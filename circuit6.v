==> flow/design.v <==
`timescale 1ns / 1ps
module add #(parameter DATAWIDTH = 8) ( a, b, sum);
    input [DATAWIDTH-1:0] a, b;
    output [DATAWIDTH-1:0] sum;
    assign sum = a + b;
endmodule
`timescale 1ns / 1ps
module circuit6(Clk, Rst, a,b,c,d,e,f,g,h,num,avg);
input Clk,Rst;
input [15:0] a,b,c,d,e,f,g,h,num;
output [15:0] avg;
wire [15:0] r1, r2, r3, r4, r5, r6, r7;
wire [15:0] avgwire;
wire [15:0] t1, t2, t3, t4, t5, t6, t7;
parameter bw=16;
add #(.DATAWIDTH(bw)) add_1(a,b,t1);
register #(.DATAWIDTH(bw)) register_1(Clk,Rst, t1, r1);
add #(.DATAWIDTH(bw)) add_2(r1,c,t2);
register #(.DATAWIDTH(bw)) register_2(Clk,Rst, t2, r2);
add #(.DATAWIDTH(bw)) add_3(r2,d,t3);
register #(.DATAWIDTH(bw)) register_3(Clk,Rst, t3, r3);
add #(.DATAWIDTH(bw)) add_4(r3,e,t4);
register #(.DATAWIDTH(bw)) register_4(Clk,Rst, t4, r4);
add #(.DATAWIDTH(bw)) add_5(r4,f,t5);
register #(.DATAWIDTH(bw)) register_5(Clk,Rst, t5, r5);
add #(.DATAWIDTH(bw)) add_6(r5,g,t6);
register #(.DATAWIDTH(bw)) register_6(Clk,Rst, t6, r6);
add #(.DATAWIDTH(bw)) add_7(r6,h,t7);
register #(.DATAWIDTH(bw)) register_7(Clk,Rst, t7, r7);
div #(.DATAWIDTH(bw)) div_1(r7,num, avgwire);
assign avg=avgwire;
endmodule
`timescale 1ns / 1ps
module div #(parameter DATAWIDTH = 8) ( a, b, quot);
    input [DATAWIDTH-1:0] a, b;
    output [DATAWIDTH-1:0] quot;
    assign quot = a/b;
endmodule
`timescale 1ns / 1ps
module register #(DATAWIDTH = 8)(Clk, Rst, d, q);
    input Clk, Rst;
    input [DATAWIDTH-1:0] d;
    output reg [DATAWIDTH-1:0] q;
    always @(posedge Clk) begin
        if(Rst == 1) begin
            q <= 0;
        end
        else begin
            q <= d;
        end
    end
endmodule
# From RTL to reports: circuit6
# Tool output for the design above, in the order of the flow.
# Lines are those of the file above, counted from 1.
inputs:
  design: "circuit6"
  clock: "Clk"
  cell_library: "sky130hd"
  lib_corner: "tt_025C_1v80"

# Elaborated design
# Counts by Yosys on the flattened word-level netlist (proc, flatten, opt, wreduce; memories kept). Register bits leave out memories and registers merged into their read ports (data or address); mux counts leave out enables and synchronous resets folded into registers. Print and check cells are left out. Cells with the same type and inputs are merged into one.
word_totals:
  reg_bits: 112
  out_inout_bits: 16
classes:
  add_sub_neg: 7
  n_div: 1
op_table:
  columns: ["operator", "count"]
  rows:
  - ["divider 16 x 16 -> 16 bit", 1]
  - ["adder 16 bit", 7]

# Longest topological paths
# Yosys ltp: most cells in a row. Word level: on the elaborated netlist, between registers, memories and ports. Mapped: between sequential cells and ports; inverters and the memories' decode and read muxes count.
logic_depth:
  word_depth: 1
  ABC_AREA: 0
  ltp_mapped: 140

# Synthesis result
# Source: synth_stat.txt of the flow (Yosys; design flattened, memories mapped). It holds for the ABC_AREA given above (unset counts as 0); a run with the other value may have another netlist.
# The area totals of this step are shown rounded.
by_type:
  columns: ["cell_type", "count", "type_area_um2"]
  rows:
  - ["sky130_fd_sc_hd__ha_1", 242, 3.03E+03]
  - ["sky130_fd_sc_hd__dfxtp_1", 112, 2242.15]
  - ["sky130_fd_sc_hd__nor2_1", 186, 698.17]
  - ["sky130_fd_sc_hd__xnor2_1", 77, 674.397]
  - ["sky130_fd_sc_hd__a21oi_1", 116, 580.557]
  - ["sky130_fd_sc_hd__xor2_1", 60, 525.504]
  - ["sky130_fd_sc_hd__inv_1", 118, 442.925]
  - ["sky130_fd_sc_hd__o21ai_0", 88, 440.422]
  - ["sky130_fd_sc_hd__nor3_1", 84, 420.403]
  - ["sky130_fd_sc_hd__a21o_1", 52, 390.374]
  - ["sky130_fd_sc_hd__nand2_1", 97, 364.099]
  - ["sky130_fd_sc_hd__a31oi_1", 47, 294.032]
  - ["sky130_fd_sc_hd__o21a_1", 38, 285.274]
  - ["sky130_fd_sc_hd__nor2b_1", 43, 269.008]
  - ["sky130_fd_sc_hd__mux2_2", 20, 225.216]
  - ["sky130_fd_sc_hd__fa_1", 7, 140.134]
  - ["sky130_fd_sc_hd__o211ai_1", 18, 135.13]
  - ["sky130_fd_sc_hd__nand4_1", 21, 131.376]
# Not listed: further types 65, cells in them 342.
synth_totals:
  yosys_area_um2: 14000
  ff_cells: 112
  seq_area_um2: 2200
  stdcells: 1768
# The figures by module come from a second, unflattened synthesis with its own total; it is not the netlist above.
unflattened:
  cells_unflattened: 1969
  area_unflattened_um2: 16000
# Each row is one instance without its submodules.
by_module:
  columns: ["module", "cells", "seq_area_um2", "area_um2", "instances"]
  rows:
  - ["div #(DATAWIDTH=16)", 989, 0.0, 6900, 1]
  - ["add #(DATAWIDTH=16)", 107, 0.0, 850, 7]
  - ["register #(DATAWIDTH=16)", 33, 320, 460, 7]
  - ["circuit6", 0, 0.0, 0.0, 1]

# Timing after synthesis
# OpenSTA on the mapped netlist: ideal clock, no wires. The path of least setup slack (recovery checks aside). Input and output delay are each 20% of the period. Register names are those of the netlist, which keeps one name where synthesis merged equal registers.
synth_timing:
  path_type: "input-to-output"
  start: "in num[15]"
  end: "out avg[0]"
  arrival_ns: 45.665
  path_delay_ns: 27.085
  output_delay_ns: 18.580
  in_delay_ns: 18.580
  tclk_ns: 92.9
  n_path_buf: 9
  launch_ns: 18.580
  setup_slack_ns: 28.655
  driving_pins: 133
  synth_period_reached_ns: 64.245
# "path_delay_ns" is the arrival time less input delay plus setup time.
# At an output port there is no setup time.
# "driving_pins" counts driving pins, that of a launching flip-flop among them; a cell with two outputs on the path counts twice.
# "synth_period_reached_ns" = period - worst setup slack (recovery checks aside). The figure is calculated, with input and output delays left at 20% of the set period.
# Between the ends stands the longest chain of elaborated cells between them, by number of cells; it is not shown to be the way that was timed. Of several equally long chains one is given.
# Each line given opens the expression or statement behind the cell; cells for indexed reads and writes are added by Yosys, which also makes memories of some case tables.
synth_via:
  cell_sequence: "sky130_fd_sc_hd__buf_6 sky130_fd_sc_hd__or4_4 sky130_fd_sc_hd__nor3_2 sky130_fd_sc_hd__and3_1 sky130_fd_sc_hd__mux2i_1 sky130_fd_sc_hd__ha_1 sky130_fd_sc_hd__o21a_1 sky130_fd_sc_hd__nor2_1 sky130_fd_sc_hd__nor3_1 sky130_fd_sc_hd__a21oi_1 sky130_fd_sc_hd__ha_1 sky130_fd_sc_hd__o211ai_1 sky130_fd_sc_hd__nand2_1 sky130_fd_sc_hd__nor4b_2 sky130_fd_sc_hd__mux2_2 sky130_fd_sc_hd__ha_1 sky130_fd_sc_hd__o21ai_0 sky130_fd_sc_hd__a22oi_1 (+97 left out) sky130_fd_sc_hd__a31oi_1 sky130_fd_sc_hd__nand4_1 sky130_fd_sc_hd__a311oi_1 sky130_fd_sc_hd__o21ai_0 sky130_fd_sc_hd__a21o_1 sky130_fd_sc_hd__clkbuf_1 sky130_fd_sc_hd__inv_1 sky130_fd_sc_hd__buf_1 sky130_fd_sc_hd__mux2_2 sky130_fd_sc_hd__ha_1 sky130_fd_sc_hd__a21o_1 sky130_fd_sc_hd__a21o_1 sky130_fd_sc_hd__a21oi_1 sky130_fd_sc_hd__nor2b_1 sky130_fd_sc_hd__o21ai_0 sky130_fd_sc_hd__a21oi_1 sky130_fd_sc_hd__a211oi_1 sky130_fd_sc_hd__o31ai_1"
  elab_chain_cells: 1
synth_rtl:
  columns: ["element", "line_no", "source"]
  rows:
  - ["from (decl)", 10, "input [15:0] a,b,c,d,e,f,g,h,num;"]
  - ["divider 16 x 16 -> 16 bit", 37, "assign quot = a/b;"]
  - ["to (decl)", 11, "output [15:0] avg;"]
# Some nets on the timed path still bear RTL names; the line given drives or declares the net.
synth_named_nets:
  columns: ["net", "line_no"]
  rows:
  - ["avg[15]", 37]
  - ["avg[14]", 37]
  - ["avg[13]", 37]
  - ["avg[11]", 37]
  - ["avg[10]", 37]

# Worst path after layout
# Path of least setup slack in the final report of record 1 (OpenROAD, finished layout, wires in). Where an end is a register, its clock arrival counts in the times.
layout_timing:
  path_type: "input-to-output"
  start: "in num[13]"
  end: "out avg[0]"
  n_path_buf: 9
  tclk_ns: 26.0
  setup_slack_ns: -8.10
  in_delay_ns: 5.20
  driving_pins: 128
  arrival_ns: 28.90
  output_delay_ns: 5.20
  launch_ns: 5.20
# Between the ends stands the longest chain of elaborated cells between them, by number of cells; it is not shown to be the way that was timed. Of several equally long chains one is given.
layout_via:
  cell_sequence: "sky130_fd_sc_hd__buf_6 sky130_fd_sc_hd__or4_4 sky130_fd_sc_hd__nor3_4 sky130_fd_sc_hd__and3_4 sky130_fd_sc_hd__mux2i_1 sky130_fd_sc_hd__ha_1 sky130_fd_sc_hd__o21a_1 sky130_fd_sc_hd__a221oi_2 sky130_fd_sc_hd__nand3_1 sky130_fd_sc_hd__a21oi_2 sky130_fd_sc_hd__ha_1 sky130_fd_sc_hd__o211ai_1 sky130_fd_sc_hd__nand2_1 sky130_fd_sc_hd__nor4b_4 sky130_fd_sc_hd__mux2_4 sky130_fd_sc_hd__ha_4 sky130_fd_sc_hd__o21ai_2 sky130_fd_sc_hd__a22oi_2 (+92 left out) sky130_fd_sc_hd__o2111ai_2 sky130_fd_sc_hd__a31oi_2 sky130_fd_sc_hd__nand4_1 sky130_fd_sc_hd__a311oi_2 sky130_fd_sc_hd__o21ai_1 sky130_fd_sc_hd__a21o_1 sky130_fd_sc_hd__inv_4 sky130_fd_sc_hd__mux2_4 sky130_fd_sc_hd__ha_4 sky130_fd_sc_hd__a21o_1 sky130_fd_sc_hd__a21o_1 sky130_fd_sc_hd__a21oi_1 sky130_fd_sc_hd__nor2b_1 sky130_fd_sc_hd__o21ai_1 sky130_fd_sc_hd__a21oi_1 sky130_fd_sc_hd__a211oi_2 sky130_fd_sc_hd__o31ai_2 sky130_fd_sc_hd__buf_2"
  elab_chain_cells: 1
layout_rtl:
  columns: ["element", "line_no", "source"]
  rows:
  - ["from (decl)", 10, "input [15:0] a,b,c,d,e,f,g,h,num;"]
  - ["divider 16 x 16 -> 16 bit", 37, "assign quot = a/b;"]
  - ["to (decl)", 11, "output [15:0] avg;"]

Appendix: measured runs

circuit6 through Yosys and OpenROAD on sky130hd: 2 stored runs, unordered, with their settings and measured results. The constraints put input and output delay at 20% of the set period each and load the outputs with 0.01 pF.
By "achieved_period_ns" is meant the clock period of the run minus its worst setup slack. This is arithmetic on one report: input and output delays are still those of the set period (20% each).
"critical_path_time_ns" is the time allowed to the run's worst setup path (the clock period less input and output delay, where it has them) less its slack. Clock arrival times count: a late capture clock shortens it, a late launch clock lengthens it.
"design_power_uw": no workload was simulated; the value follows from the tool's default switching activity.
Values from the reports are rounded here.

--- record 1 ---
==> flow/run.sh <==
#!/bin/bash
# the make line also repeats the synthesis and layout settings of config.mk as NAME=value (left out here)
make -C /OpenROAD-flow-scripts/flow DESIGN_CONFIG=/design/flow/config.mk WORK_HOME=/design/flow/orfs CLKGATE_MAP_FILE= finish
==> flow/config.mk <==
export PLATFORM = sky130hd
export DESIGN_NAME = circuit6
export DESIGN_NICKNAME = circuit6
export VERILOG_FILES = /design/flow/design.v
export SDC_FILE = /design/flow/constraint.sdc
export NUM_CORES = 4
export LEC_CHECK = 0
export CAP_MARGIN = 10
export CORE_MARGIN = 2
export CORE_UTILIZATION = 28
export CTS_CLUSTER_SIZE = 76
export GPL_TIMING_DRIVEN = 1
export MAX_ROUTING_LAYER = met5
export SETUP_SLACK_MARGIN = 5.0
export SLEW_MARGIN = 20
==> flow/constraint.sdc <==
create_clock -name core_clock -period 26.0 [get_ports {Clk}]
set_input_delay 5.2000 -clock core_clock [delete_from_list [all_inputs] [get_ports {Clk}]]
set_output_delay 5.2000 -clock core_clock [all_outputs]
set_load 0.01 [all_outputs]

==> results, as YAML <==
results:
  hold_worst_slack_ns: 0.57
  achieved_period_ns: 34.096
  synthArea_um2: 14000
  design_power_uw: 1900
  post_route_stdcell_area_um2: 22000
  critical_path_time_ns: 23.70
  worst_path_kind: "input-to-output"
  final_setup_ws_ns: -8.1
  total_negative_slack_ns: -24
  design_die_area_um2: 51000
  util_frac: 0.44

--- record 2 ---
==> flow/run.sh <==
#!/bin/bash
# the make line also repeats the synthesis and layout settings of config.mk as NAME=value (left out here)
make -C /OpenROAD-flow-scripts/flow DESIGN_CONFIG=/design/flow/config.mk WORK_HOME=/design/flow/orfs CLKGATE_MAP_FILE= finish
==> flow/config.mk <==
export PLATFORM = sky130hd
export DESIGN_NAME = circuit6
export DESIGN_NICKNAME = circuit6
export VERILOG_FILES = /design/flow/design.v
export SDC_FILE = /design/flow/constraint.sdc
export NUM_CORES = 4
export LEC_CHECK = 0
export CAP_MARGIN = 5
export CORE_MARGIN = 2
export CORE_UTILIZATION = 47
export CTS_CLUSTER_DIAMETER = 315
export PLACE_DENSITY_LB_ADDON = 0.24
export SLEW_MARGIN = 20
export TNS_END_PERCENT = 15
==> flow/constraint.sdc <==
create_clock -name core_clock -period 43.0 [get_ports {Clk}]
set_input_delay 8.6000 -clock core_clock [delete_from_list [all_inputs] [get_ports {Clk}]]
set_output_delay 8.6000 -clock core_clock [all_outputs]
set_load 0.01 [all_outputs]

==> results, as YAML <==
results:
  hold_worst_slack_ns: 0.56
  achieved_period_ns: 42.127
  synthArea_um2: 14000
  design_power_uw: 970
  post_route_stdcell_area_um2: 18000
  critical_path_time_ns: 24.93
  worst_path_kind: "input-to-output"
  final_setup_ws_ns: 0.87
  total_negative_slack_ns: 0.000
  design_die_area_um2: 31000
  util_frac: 0.62
