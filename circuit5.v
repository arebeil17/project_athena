==> flow/design.v <==
`timescale 1ns / 1ps
module add #(parameter DATAWIDTH = 8) ( a, b, sum);
    input [DATAWIDTH-1:0] a, b;
    output [DATAWIDTH-1:0] sum;
    assign sum = a + b;
endmodule
`timescale 1ns / 1ps
module circuit5  ( a, b, c, clk ,rst, z, x);
    input   [63:0]  a, b, c;
    input           clk,rst;
    output  [31:0]  z, x;
    wire    [63:0]  d,e,f,g,h;
    wire            dLTe, dEQe;
    wire    [63:0]  xrin, zrin;
    reg     [63:0]  greg, hreg;
    parameter bw64=64;
    add #(.DATAWIDTH(bw64)) add_1(a,b,d); 
    add #(.DATAWIDTH(bw64)) add_2(a,c,e); 
    sub #(.DATAWIDTH(bw64)) sub_1(a,b,f); 
    comp #(.DATAWIDTH(bw64)) comp_1(.a(d),.b(e),.eq(dEQe)); 
    comp #(.DATAWIDTH(bw64)) comp_2(.a(d),.b(e),.lt(dLTe)); 
    mux2x1 #(.DATAWIDTH(bw64)) mux_1(e,d,dLTe,g);     
    mux2x1 #(.DATAWIDTH(bw64)) mux_2(f,g,dEQe,h);     
    register #(.DATAWIDTH(bw64)) reg_1(clk,rst,g,greg);     
    register #(.DATAWIDTH(bw64)) reg_2(clk,rst,h,hreg);     
    shl #(.DATAWIDTH(bw64)) shl_1(hreg,{63'd0,dLTe},xrin);     
    shr #(.DATAWIDTH(bw64)) shr_1(greg,{63'd0,dEQe},zrin);     
    assign x=xrin[31:0];
    assign z=zrin[31:0];
endmodule
`timescale 1ns / 1ps
module comp #(DATAWIDTH=8)(a,b,gt,lt,eq);
    input [DATAWIDTH-1:0] a, b;
    output reg gt, lt, eq;
    always@(a, b) begin
        if ( a > b) begin
            gt <= 1; 
            lt <= 0; 
            eq <= 0;
        end
        else if (a < b)begin 
            gt <= 0; 
            lt <= 1; 
            eq <= 0;
        end
        else if ( a == b)begin
            gt <= 0; 
            lt <= 0; 
            eq <= 1; 
        end
        else begin 
            gt <= 0; 
            lt <= 0; 
            eq <= 0; 
        end
    end
endmodule
`timescale 1ns / 1ps
module mux2x1 #(DATAWIDTH = 8)(a, b, sel, d);
input [DATAWIDTH-1:0]a,b;
input sel;
output reg [DATAWIDTH-1:0] d;
always@(sel, a, b)
begin
if (sel==0) d<=a;
else d<=b; 
end
endmodule
`timescale 1ns / 1ps
module register #(DATAWIDTH = 8)(Clk, Rst, d, q);
    input Clk, Rst;
    input [DATAWIDTH-1:0] d;
    output reg [DATAWIDTH-1:0] q;
    always @(posedge Clk) begin
        if(Rst == 1) begin
            q <= 0;
        end
        else begin
            q <= d;
        end
    end
endmodule
`timescale 1ns / 1ps
module shl#(DATAWIDTH=8)(a, sh_amt, d);
input [DATAWIDTH-1:0] a, sh_amt;
reg i=0;
output reg [DATAWIDTH-1:0] d; 
always@(a, sh_amt)
begin
d=a<<sh_amt;
end
endmodule
`timescale 1ns / 1ps
module shr #(DATAWIDTH=8)(a, sh_amt, d);
input [DATAWIDTH-1:0] a, sh_amt;
reg i=0;
output reg [DATAWIDTH-1:0] d; 
always@(a, sh_amt)
begin
d=a>>sh_amt;
end
endmodule
`timescale 1ns / 1ps
module sub #(parameter DATAWIDTH = 8)(a, b, diff);
    input [DATAWIDTH-1:0] a, b;
    output [DATAWIDTH-1:0] diff;
    assign diff = a - b; 
endmodule
# Reports on circuit5
# Tool output for the design above, in the order of the flow.
# Lines are those of the file above, counted from 1.
# Operators: Yosys type, input widths -> output width; for muxes data width and select width s.
# Not given: --
dict set report setup {
  design {circuit5}
  clock {clk}
  cell_library {sky130hd}
  pvt_corner {tt_025C_1v80}
}

# After elaboration
# Counts by Yosys on the flattened word-level netlist (proc, flatten, opt, wreduce; memories kept). Register bits leave out memories and registers merged into their read ports (data or address); mux counts leave out enables and synchronous resets folded into registers. Print and check cells are left out. Cells with the same type and inputs are merged into one.
dict set report bits {
  register_bits 128
  latchBits 0
  ram_bits 0
  mem_bits_ro 0
  clocked_rd_ports_x_width 0
  n_memories 0
  inputBits 194
  output_inout_bits 64
  wordCells 17
}
dict set report op_classes {
  add_sub_neg 3
  mul 0
  div 0
  n_cmp 2
  n_eq 1
  shift 2
  muxes 7
  n_logic 0
  reduce_and_logical 0
}
# op n
set op_table {}
lappend op_table {{$add 64x64->64} 2}
lappend op_table {{$mux 64} 2}
lappend op_table {{$shl 64x1->32} 1}
lappend op_table {{$shr 64x1->32} 1}
lappend op_table {{$sub 64x64->64} 1}
lappend op_table {{$gt 64x64->1} 1}
lappend op_table {{$lt 64x64->1} 1}
lappend op_table {{$eq 64x64->1} 1}
lappend op_table {{$mux 1} 5}

# Longest topological paths
# Longest topological path by Yosys (ltp), each cell counted once; first at word level (registers and memories cut), then after technology mapping (sequential cells cut; the memories' decode and read muxes count).
dict set report depth {
  ltp_word 6
  abc_area 0
  mapped_depth 26
  ltp_nobuf 24
}

# Netlist
# Source: synth_stat.txt of the flow (Yosys; design flattened, memories mapped). It holds for the ABC_AREA given above (unset counts as 0); a run with the other value may have another netlist.
# cell n area_total_um2
set by_type {}
lappend by_type {sky130_fd_sc_hd__ha_1 221 2.77E+03}
lappend by_type {sky130_fd_sc_hd__dfxtp_1 65 1.3E+03}
lappend by_type {sky130_fd_sc_hd__a21oi_1 208 1.04E+03}
lappend by_type {sky130_fd_sc_hd__xnor2_1 110 963.424}
lappend by_type {sky130_fd_sc_hd__mux2_2 65 731.952}
lappend by_type {sky130_fd_sc_hd__nor2_1 188 705.677}
lappend by_type {sky130_fd_sc_hd__a21o_1 75 563.04}
lappend by_type {sky130_fd_sc_hd__inv_1 123 461.693}
lappend by_type {sky130_fd_sc_hd__o21ai_0 90 450.432}
lappend by_type {sky130_fd_sc_hd__nand2_1 108 405.389}
lappend by_type {sky130_fd_sc_hd__mux2i_1 39 390.374}
lappend by_type {sky130_fd_sc_hd__xor2_1 37 324.061}
lappend by_type {sky130_fd_sc_hd__o21bai_1 33 247.738}
lappend by_type {sky130_fd_sc_hd__nand4_1 39 243.984}
lappend by_type {sky130_fd_sc_hd__clkbuf_1 63 236.477}
lappend by_type {sky130_fd_sc_hd__nand3_1 36 180.173}
lappend by_type {sky130_fd_sc_hd__a211oi_1 22 165.158}
lappend by_type {sky130_fd_sc_hd__o21a_1 21 157.651}
# Other cell types: 74; their cells: 315.
dict set report synth_totals {
  mapped_cells 1858
  synth_area_um2 13648.1
  sequential_area_um2 1301.2
  ffs 65
  buffers 76
}
# By module: a second synthesis without flattening, with its own total; a netlist apart from the flattened one above.
dict set report unflattened {
  cells_unflattened 3856
  hier_area_um2 31427.6
}
# Rows give one instance, submodules left out.
# module instances n_cells area_um2 mod_seq_area_um2
set by_module {}
lappend by_module {{add (DATAWIDTH=64)} 2 579 3902.5 0.0}
lappend by_module {{shl (DATAWIDTH=64)} 1 581 5494.0 0.0}
lappend by_module {{shr (DATAWIDTH=64)} 1 611 4895.9 0.0}
lappend by_module {{sub (DATAWIDTH=64)} 1 625 3965.1 0.0}
lappend by_module {{register (DATAWIDTH=64)} 2 135 1918.1 1281.2}
lappend by_module {{comp (DATAWIDTH=64)} 2 234 1636.6 0.0}
lappend by_module {{mux2x1 (DATAWIDTH=64)} 2 71 1077.3 0.0}
lappend by_module {circuit5 1 1 3.8 0.0}

# Worst setup path after synthesis
# Path of least setup slack by OpenSTA after synthesis, without wires, with an ideal clock, recovery checks aside; 20% of the period is set as input and as output delay. Where synthesis merged equal registers, the netlist keeps one of their names.
dict set report synth_path {
  kind {input -> output}
  start {input a[0]}
  end {output z[1]}
  tclk_ns 18.3
  input_delay_ns 3.660
  out_delay_ns 3.660
  t_first_pin_ns 3.660
  arrival_ns 8.475
  t_required_ns 14.640
  slack_ns 6.165
  path_delay_ns 4.815
  stages 22
  path_buffers 2
  synth_period_reached_ns 12.135
}
# "path_delay_ns" = arrival - input delay + setup time.
# A path that ends at an output port has no setup time.
# "stages": output pins that drive a net of the path, with the launching flip-flop's if there is one; two outputs of one cell count as two.
# "synth_period_reached_ns" = period - worst setup slack (recovery checks aside). The figure is calculated, with input and output delays left at 20% of the set period.
# The rows between start and end are the longest chain of elaborated cells between them; the timing report does not say that the signal goes this way. Where chains are equally long, one stands for them.
# Each line given opens the expression or statement behind the cell; cells for indexed reads and writes are added by Yosys, which also makes memories of some case tables.
dict set report synth_between {
  cell_sequence {sky130_fd_sc_hd__ha_1 -> sky130_fd_sc_hd__inv_1 -> sky130_fd_sc_hd__fa_1 -> sky130_fd_sc_hd__o21ba_1 -> sky130_fd_sc_hd__or4_4 -> sky130_fd_sc_hd__nand2_2 -> sky130_fd_sc_hd__o21ai_2 -> sky130_fd_sc_hd__o211ai_4 -> sky130_fd_sc_hd__a21oi_2 -> sky130_fd_sc_hd__o311ai_4 -> sky130_fd_sc_hd__nor2_2 -> sky130_fd_sc_hd__mux2_4 -> sky130_fd_sc_hd__a2111oi_4 -> sky130_fd_sc_hd__ha_1 -> sky130_fd_sc_hd__nand4_1 -> sky130_fd_sc_hd__nor4_1 -> sky130_fd_sc_hd__nand4_1 -> sky130_fd_sc_hd__nor4_1 -> sky130_fd_sc_hd__a21bo_2 -> sky130_fd_sc_hd__clkbuf_1 -> sky130_fd_sc_hd__clkbuf_1 -> sky130_fd_sc_hd__mux2_2}
  elab_chain_cells 6
  cells_between 9
  cone_lines 5
  classes_between {add/sub: 2; compare: 2; eq/ne: 1; shift: 1; mux: 3}
}
# item line_no
set synth_rtl {}
lappend synth_rtl {{start, declared} 9} ;# input   [63:0]  a, b, c;
lappend synth_rtl {{$add 64x64->64} 5} ;# assign sum = a + b;
lappend synth_rtl {{$eq 64x64->1} 46} ;# else if ( a == b)begin
lappend synth_rtl {{$mux 1} 46}
lappend synth_rtl {{$mux 1} 41} ;# else if (a < b)begin
lappend synth_rtl {{$mux 1} 36} ;# if ( a > b) begin
lappend synth_rtl {{$shr 64x1->32} 100} ;# d=a>>sh_amt;
lappend synth_rtl {{end, declared} 11} ;# output  [31:0]  z, x;

# Worst path after layout
# From the final timing report of run 1: the path of least setup slack in the routed layout; clock arrival at registers is part of the times.
dict set report layout_path {
  kind {input -> output}
  start {input a[26]}
  end {output x[29]}
  tclk_ns 4.6
  input_delay_ns 0.92
  out_delay_ns 0.92
  t_first_pin_ns 0.92
  arrival_ns 6.42
  t_required_ns 3.68
  slack_ns -2.74
  stages 29
  path_buffers 13
}
# The rows between start and end are the longest chain of elaborated cells between them; the timing report does not say that the signal goes this way. Where chains are equally long, one stands for them.
dict set report layout_between {
  cell_sequence {sky130_fd_sc_hd__clkdlybuf4s50_1 -> sky130_fd_sc_hd__buf_6 -> sky130_fd_sc_hd__ha_4 -> sky130_fd_sc_hd__buf_6 -> sky130_fd_sc_hd__nand4_1 -> sky130_fd_sc_hd__or3_4 -> sky130_fd_sc_hd__buf_4 -> sky130_fd_sc_hd__and4_4 -> sky130_fd_sc_hd__or2_4 -> sky130_fd_sc_hd__buf_4 -> sky130_fd_sc_hd__nand2_1 -> sky130_fd_sc_hd__xnor2_2 -> sky130_fd_sc_hd__inv_2 -> sky130_fd_sc_hd__ha_4 -> sky130_fd_sc_hd__nand4_1 -> sky130_fd_sc_hd__buf_4 -> sky130_fd_sc_hd__nor4_4 -> sky130_fd_sc_hd__buf_4 -> sky130_fd_sc_hd__nand4_1 -> sky130_fd_sc_hd__nor2_4 -> sky130_fd_sc_hd__o21ai_4 -> sky130_fd_sc_hd__buf_6 -> sky130_fd_sc_hd__nand2_8 -> sky130_fd_sc_hd__buf_12 -> sky130_fd_sc_hd__buf_12 -> sky130_fd_sc_hd__buf_12 -> sky130_fd_sc_hd__buf_6 -> sky130_fd_sc_hd__mux2_4 -> sky130_fd_sc_hd__buf_2}
  elab_chain_cells 5
  cells_between 7
  cone_lines 4
  classes_between {add/sub: 2; compare: 2; shift: 1; mux: 2}
}
# item line_no
set layout_rtl {}
lappend layout_rtl {{start, declared} 9} ;# input   [63:0]  a, b, c;
lappend layout_rtl {{$add 64x64->64} 5} ;# assign sum = a + b;
lappend layout_rtl {{$lt 64x64->1} 41} ;# else if (a < b)begin
lappend layout_rtl {{$mux 1} 41}
lappend layout_rtl {{$mux 1} 36} ;# if ( a > b) begin
lappend layout_rtl {{$shl 64x1->32} 90} ;# d=a<<sh_amt;
lappend layout_rtl {{end, declared} 11} ;# output  [31:0]  z, x;

# Module circuit5, platform sky130hd: 2 stored runs of the flow (Yosys, OpenROAD) with differing settings, in no particular order. Input and output delays are each 20% of the period that was set; the output load is 0.01 pF.
# "worstPathTime_ns": the worst setup path's part of the clock period (all of it between registers, 20% less for each end at a port) less its slack. A launch clock that arrives late makes it longer, a capture clock that arrives late makes it shorter.
run="run 1" settings period_ns=4.6 CORE_UTILIZATION=15 PLACE_DENSITY_LB_ADDON=0.21 CELL_PAD_IN_SITES_DETAIL_PLACEMENT=2 ABC_AREA=0 GPL_TIMING_DRIVEN=1 CTS_CLUSTER_SIZE=38 CTS_CLUSTER_DIAMETER=20 MAX_ROUTING_LAYER="met4" CAP_MARGIN=20 CORE_MARGIN=2 SLEW_MARGIN=20
run="run 1" results worstPathTime_ns=5.50 critical_path_type="input -> output" post_synth_area_um2=13648.1 total_die_area_um2=93415.8 setup_worst_slack_ns=-2.742 tns_ns=-280.593 finish.stdcell_area_um2=26225.2
run="run 2" settings period_ns=8.3 SETUP_SLACK_MARGIN=1.76 CAP_MARGIN=20 CORE_MARGIN=2 CORE_UTILIZATION=40 SLEW_MARGIN=20
run="run 2" results tns_ns=-16.191 worstPathTime_ns=5.34 critical_path_type="input -> output" setup_worst_slack_ns=-0.362 finish.stdcell_area_um2=24118.1 total_die_area_um2=35613.4 post_synth_area_um2=13648.1
